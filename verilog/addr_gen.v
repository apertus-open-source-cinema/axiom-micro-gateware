==> flow/design.v <==
module addr_gen(
	output reg [31:0] addr,
	input switch,
	input data_valid,
	output reg addr_valid,
	input [63:0] data_in,
	output reg [63:0] data_out,
	output reg data_out_valid,
	input sys_clk,
	input sys_rst
);
reg [31:0] addr_1;
reg addr_valid_1;
reg [31:0] base_addrs_array0 = 32'd260046848;
reg [31:0] base_addrs_array1 = 32'd264241152;
reg [31:0] base_addrs_array2 = 32'd268435456;
reg [31:0] base_addrs_array3 = 32'd272629760;
reg [31:0] base_addr;
reg [31:0] offset = 32'd0;
reg [2:0] selection = 3'd0;
reg [6:0] addr_write_counter = 7'd0;
reg increment;
reg [4:0] counter = 5'd0;
reg [31:0] array_muxed0;
reg [31:0] array_muxed1;
reg [31:0] array_muxed2;
reg dummy_s;
initial dummy_s <= 1'd0;
reg dummy_d;
always @(*) begin
	increment <= 1'd0;
	if ((counter == 1'd0)) begin
		if (data_valid) begin
			increment <= 1'd1;
		end else begin
			increment <= 1'd0;
		end
	end else begin
		increment <= 1'd0;
	end
	dummy_d <= dummy_s;
end
reg dummy_d_1;
always @(*) begin
	addr <= 32'd260046848;
	addr_valid_1 <= 1'd0;
	addr_valid <= 1'd0;
	data_out <= 64'd0;
	data_out_valid <= 1'd0;
	if ((((addr_write_counter > 7'd100) & (addr_write_counter <= 7'd116)) & (~data_valid))) begin
		data_out <= array_muxed0;
		addr <= 29'd419430400;
		data_out_valid <= 1'd1;
		if ((addr_write_counter == 7'd101)) begin
			addr_valid <= 1'd1;
		end else begin
			addr_valid <= 1'd0;
		end
	end else begin
		if (data_valid) begin
			addr <= addr_1;
			data_out <= data_in;
			data_out_valid <= 1'd1;
			addr_valid <= addr_valid_1;
		end else begin
			data_out_valid <= 1'd0;
			addr_valid_1 <= 1'd0;
		end
	end
	addr_valid_1 <= increment;
	dummy_d_1 <= dummy_s;
end
reg dummy_d_2;
always @(*) begin
	base_addr <= 32'd260046848;
	if (switch) begin
		if ((selection == 2'd3)) begin
			base_addr <= 28'd260046848;
		end else begin
			base_addr <= array_muxed1;
		end
	end else begin
		base_addr <= array_muxed2;
	end
	dummy_d_2 <= dummy_s;
end
reg dummy_d_3;
always @(*) begin
	addr_1 <= 32'd260046848;
	if (switch) begin
		addr_1 <= base_addr;
	end else begin
		addr_1 <= (base_addr + offset);
	end
	dummy_d_3 <= dummy_s;
end
reg dummy_d_4;
always @(*) begin
	array_muxed0 <= 32'd0;
	case ((((selection == 1'd0) ? 3'd4 : selection) - 1'd1))
		1'd0: begin
			array_muxed0 <= base_addrs_array0;
		end
		1'd1: begin
			array_muxed0 <= base_addrs_array1;
		end
		2'd2: begin
			array_muxed0 <= base_addrs_array2;
		end
		default: begin
			array_muxed0 <= base_addrs_array3;
		end
	endcase
	dummy_d_4 <= dummy_s;
end
reg dummy_d_5;
always @(*) begin
	array_muxed1 <= 32'd0;
	case ((selection + 1'd1))
		1'd0: begin
			array_muxed1 <= base_addrs_array0;
		end
		1'd1: begin
			array_muxed1 <= base_addrs_array1;
		end
		2'd2: begin
			array_muxed1 <= base_addrs_array2;
		end
		default: begin
			array_muxed1 <= base_addrs_array3;
		end
	endcase
	dummy_d_5 <= dummy_s;
end
reg dummy_d_6;
always @(*) begin
	array_muxed2 <= 32'd0;
	case (selection)
		1'd0: begin
			array_muxed2 <= base_addrs_array0;
		end
		1'd1: begin
			array_muxed2 <= base_addrs_array1;
		end
		2'd2: begin
			array_muxed2 <= base_addrs_array2;
		end
		default: begin
			array_muxed2 <= base_addrs_array3;
		end
	endcase
	dummy_d_6 <= dummy_s;
end
always @(posedge sys_clk) begin
	if ((~data_valid)) begin
		if ((addr_write_counter < 7'd117)) begin
			addr_write_counter <= (addr_write_counter + 1'd1);
		end
	end else begin
		addr_write_counter <= 1'd0;
	end
	if (switch) begin
		if (data_valid) begin
			counter <= 2'd2;
		end else begin
			counter <= 1'd1;
		end
	end else begin
		if (data_valid) begin
			if ((counter == 4'd15)) begin
				counter <= 1'd0;
			end else begin
				counter <= (counter + 1'd1);
			end
		end
	end
	if (switch) begin
		if (increment) begin
			offset <= 8'd128;
		end else begin
			offset <= 1'd0;
		end
		if ((selection == 2'd3)) begin
			selection <= 1'd0;
		end else begin
			selection <= (selection + 1'd1);
		end
	end else begin
		if (increment) begin
			if (((offset + 8'd128) >= 29'd436207616)) begin
				offset <= 1'd0;
			end else begin
				offset <= (offset + 8'd128);
			end
		end
	end
	if (sys_rst) begin
		offset <= 32'd0;
		selection <= 3'd0;
		addr_write_counter <= 7'd0;
		counter <= 5'd0;
	end
end
endmodule
From RTL to reports: addr_gen
Tool output for the design above, in the order of the flow.
Lines are those of the file above, counted from 1.
Library cell names are shortened.
{ "setup": {"top": "addr_gen", "clock_port": "sys_clk", "lib": "sky130hd", "pvt_corner": "tt_025C_1v80"} }

After elaboration
Counts by Yosys on the flattened word-level netlist (proc, flatten, opt, wreduce; memories kept). Register bits leave out memories and registers merged into their read ports (data or address). Print and check cells are left out. Cells with the same type and inputs are merged into one.
{ "op_classes": {"mul": 0, "div": 0, "addsub": 6, "shift": 0, "n_logic": 3, "muxes": 26, "reduce_logical": 7, "compare": 4, "equal": 9} }
{ "op_table": {"columns": ["op", "n"], "rows": [
  ["29-bit parallel mux with 3-bit select", 3],
  ["32-bit 2-to-1 mux", 6],
  ["64-bit 2-to-1 mux", 2],
  ["29-bit 2-to-1 mux", 2],
  ["32-bit by 29-bit greater-or-equal comparator with 1-bit output with constant B", 1],
  ["32-bit adder", 1],
  ["32-bit by 8-bit adder with 32-bit output with constant B", 1],
  ["5-bit 2-to-1 mux", 3],
  ["3-bit by 2-bit equality test with 1-bit output with constant B", 4],
  ["3-bit by 1-bit equality test with 1-bit output with constant B", 3],
  ["3-bit zero test", 3],
  ["8-bit 2-to-1 mux", 1],
  ["7-bit by 1-bit adder with 7-bit output with constant B", 1],
  ["7-bit greater-than comparator with constant B", 1],
  ["7-bit less-or-equal comparator with constant B", 1],
  ["7-bit less-than comparator with constant B", 1],
  ["7-bit equality test with constant B", 1],
  ["3-bit 2-to-1 mux", 2],
  ["1-bit 2-to-1 mux", 6],
  ["5-bit by 1-bit adder with 5-bit output with constant B", 1],
  ["5-bit by 4-bit equality test with 1-bit output with constant B", 1],
  ["5-bit zero test", 1],
  ["2-bit nonzero test", 2],
  ["3-bit by 1-bit adder with 3-bit output with constant B", 1],
  ["3-bit by 1-bit subtractor with 3-bit output with constant B", 1],
  ["1-bit AND", 2],
  ["2-bit OR reduction", 1],
  ["2-bit 2-to-1 mux", 1],
  ["1-bit NOT", 1]
]} }
{ "bits": {"reg_bits": 47, "word_cells": 59, "memories": 0, "rom_bits": 0, "in_bits": 68, "output_inout_bits": 98, "latch_bits": 0, "ram_bits": 0, "clocked_rd_ports_x_width": 0} }

Longest topological paths
Yosys ltp: most cells in a row. Word level: on the elaborated netlist, between registers, memories and ports. Mapped: between sequential cells and ports; inverters and the memories' decode and read muxes count.
{ "depth": {"depth_word": 9, "abc_area": 0, "ltp_mapped": 16, "mapped_depth_nobuf": 16} }

After synthesis
Source: synth_stat.txt of the flow (Yosys; design flattened, memories mapped). It holds for the ABC_AREA given above (unset counts as 0); a run with the other value may have another netlist.
{ "mapped": {"yosys_area_um2": 3429.5, "buf_cells": 40, "mapped_cells": 472, "ffs": 40, "sequential_area_um2": 800.8} }
{ "types": {"columns": ["cell_type", "n", "area_total_um2"], "rows": [
  ["dfxtp_1", 40, 800.768],
  ["and2_1", 59, 369.104],
  ["ha_1", 21, 262.752],
  ["nor2_1", 51, 191.434],
  ["and3_1", 25, 156.4],
  ["nand2_1", 32, 120.115],
  ["a31o_1", 13, 113.859],
  ["a21oi_1", 22, 110.106],
  ["clkbuf_1", 25, 93.84],
  ["nand3_1", 17, 85.082],
  ["or3_1", 13, 81.328],
  ["a32oi_1", 8, 70.067],
  ["o21ai_0", 14, 70.067],
  ["inv_1", 17, 63.811],
  ["a21o_1", 8, 60.058],
  ["buf_4", 7, 52.55],
  ["xor2_1", 6, 52.55],
  ["nand4_1", 8, 50.048]
]} }
Not listed: further types 35, cells in them 86.

Worst setup path after synthesis
Path of least setup slack by OpenSTA after synthesis, without wires, with an ideal clock, recovery checks aside; 20% of the period is set as input and as output delay. Where synthesis merged equal registers, the netlist keeps one of their names.
{ "synth_timing": {"path_kind": "input-to-output", "startpoint": "in switch", "endpoint": "out addr[30]", "input_delay_ps": 784, "launch_ps": 784, "delay_ps": 2217, "output_delay_ps": 784, "t_arrival_ps": 3001, "tclk_ps": 3920, "t_required_ps": 3136, "path_slack_ps": 135, "path_buffers": 2, "path_stages": 13, "period_less_setup_slack_ps": 3785} }
"delay_ps" is the arrival time less input delay plus setup time.
At an output port there is no setup time.
"path_stages": output pins that drive a net of the path, with the launching flip-flop's if there is one; two outputs of one cell count as two.
"period_less_setup_slack_ps" is the clock period less the worst setup slack; recovery checks do not enter. This is arithmetic on one report: input and output delays are still those of the set period (20% each).
Between the ends stands the longest chain of elaborated cells between them, by number of cells; it is not shown to be the way that was timed. Of several equally long chains one is given.
Each line given opens the expression or statement behind the cell; cells for indexed reads and writes are added by Yosys, which also makes memories of some case tables.
{ "synth_between": {"path_cell_list": "clkbuf_1 clkbuf_1 nand2_1 nand2_1 inv_1 fa_1 nor2b_1 o21ai_0 a21oi_1 o21a_1 o21ai_0 xor2_1 nor2_1", "elab_chain_len": 5, "cone_cells": 5, "lines_between": 5, "cone_classes": "add/sub: 1; mux: 4"} }
{ "synth_rtl": {"columns": ["item", "line", "source"], "rows": [
  ["from (decl)", 3, "input switch,"],
  ["29-bit 2-to-1 mux", 76, "if (switch) begin"],
  ["32-bit adder", 93, "addr_1 <= (base_addr + offset);"],
  ["32-bit 2-to-1 mux", 90, "if (switch) begin"],
  ["32-bit 2-to-1 mux", 60, "if (data_valid) begin"],
  ["32-bit 2-to-1 mux", 50, "if ((((addr_write_counter > 7'd100) & (addr_write_counter <= 7'd116)) & (~data_valid))) begin"],
  ["to (decl)", 2, "output reg [31:0] addr,"]
]} }

Wiki page: addr_gen / flow data

addr_gen on sky130hd: 2 stored runs with different settings, listed in no order. Input and output delays are each 20% of the period that was set; the output load is 0.01 pF.

==> flow run 1: settings <==
{ "period_ns": 2.68, "CORE_UTILIZATION": 67, "SETUP_SLACK_MARGIN": 0.1, "CELL_PAD_IN_SITES_GLOBAL_PLACEMENT": 3, "CTS_CLUSTER_SIZE": 60, "CTS_CLUSTER_DIAMETER": 386, "CAP_MARGIN": 20, "CORE_MARGIN": 2, "SLEW_MARGIN": 20 }
==> flow run 1: results <==
stopped before the end: placement reported GPL-0301

==> flow run 2: settings <==
{ "period_ns": 6.66, "CORE_UTILIZATION": 66, "SETUP_SLACK_MARGIN": 1.51, "PLACE_DENSITY_LB_ADDON": 0.29, "CORE_MARGIN": 5, "CELL_PAD_IN_SITES_GLOBAL_PLACEMENT": 2, "CELL_PAD_IN_SITES_DETAIL_PLACEMENT": 2, "ABC_AREA": 0, "GPL_TIMING_DRIVEN": 0, "SLEW_MARGIN": 25, "CAP_MARGIN": 20 }
==> flow run 2: results <==
stopped before the end: placement reported FLW-0024
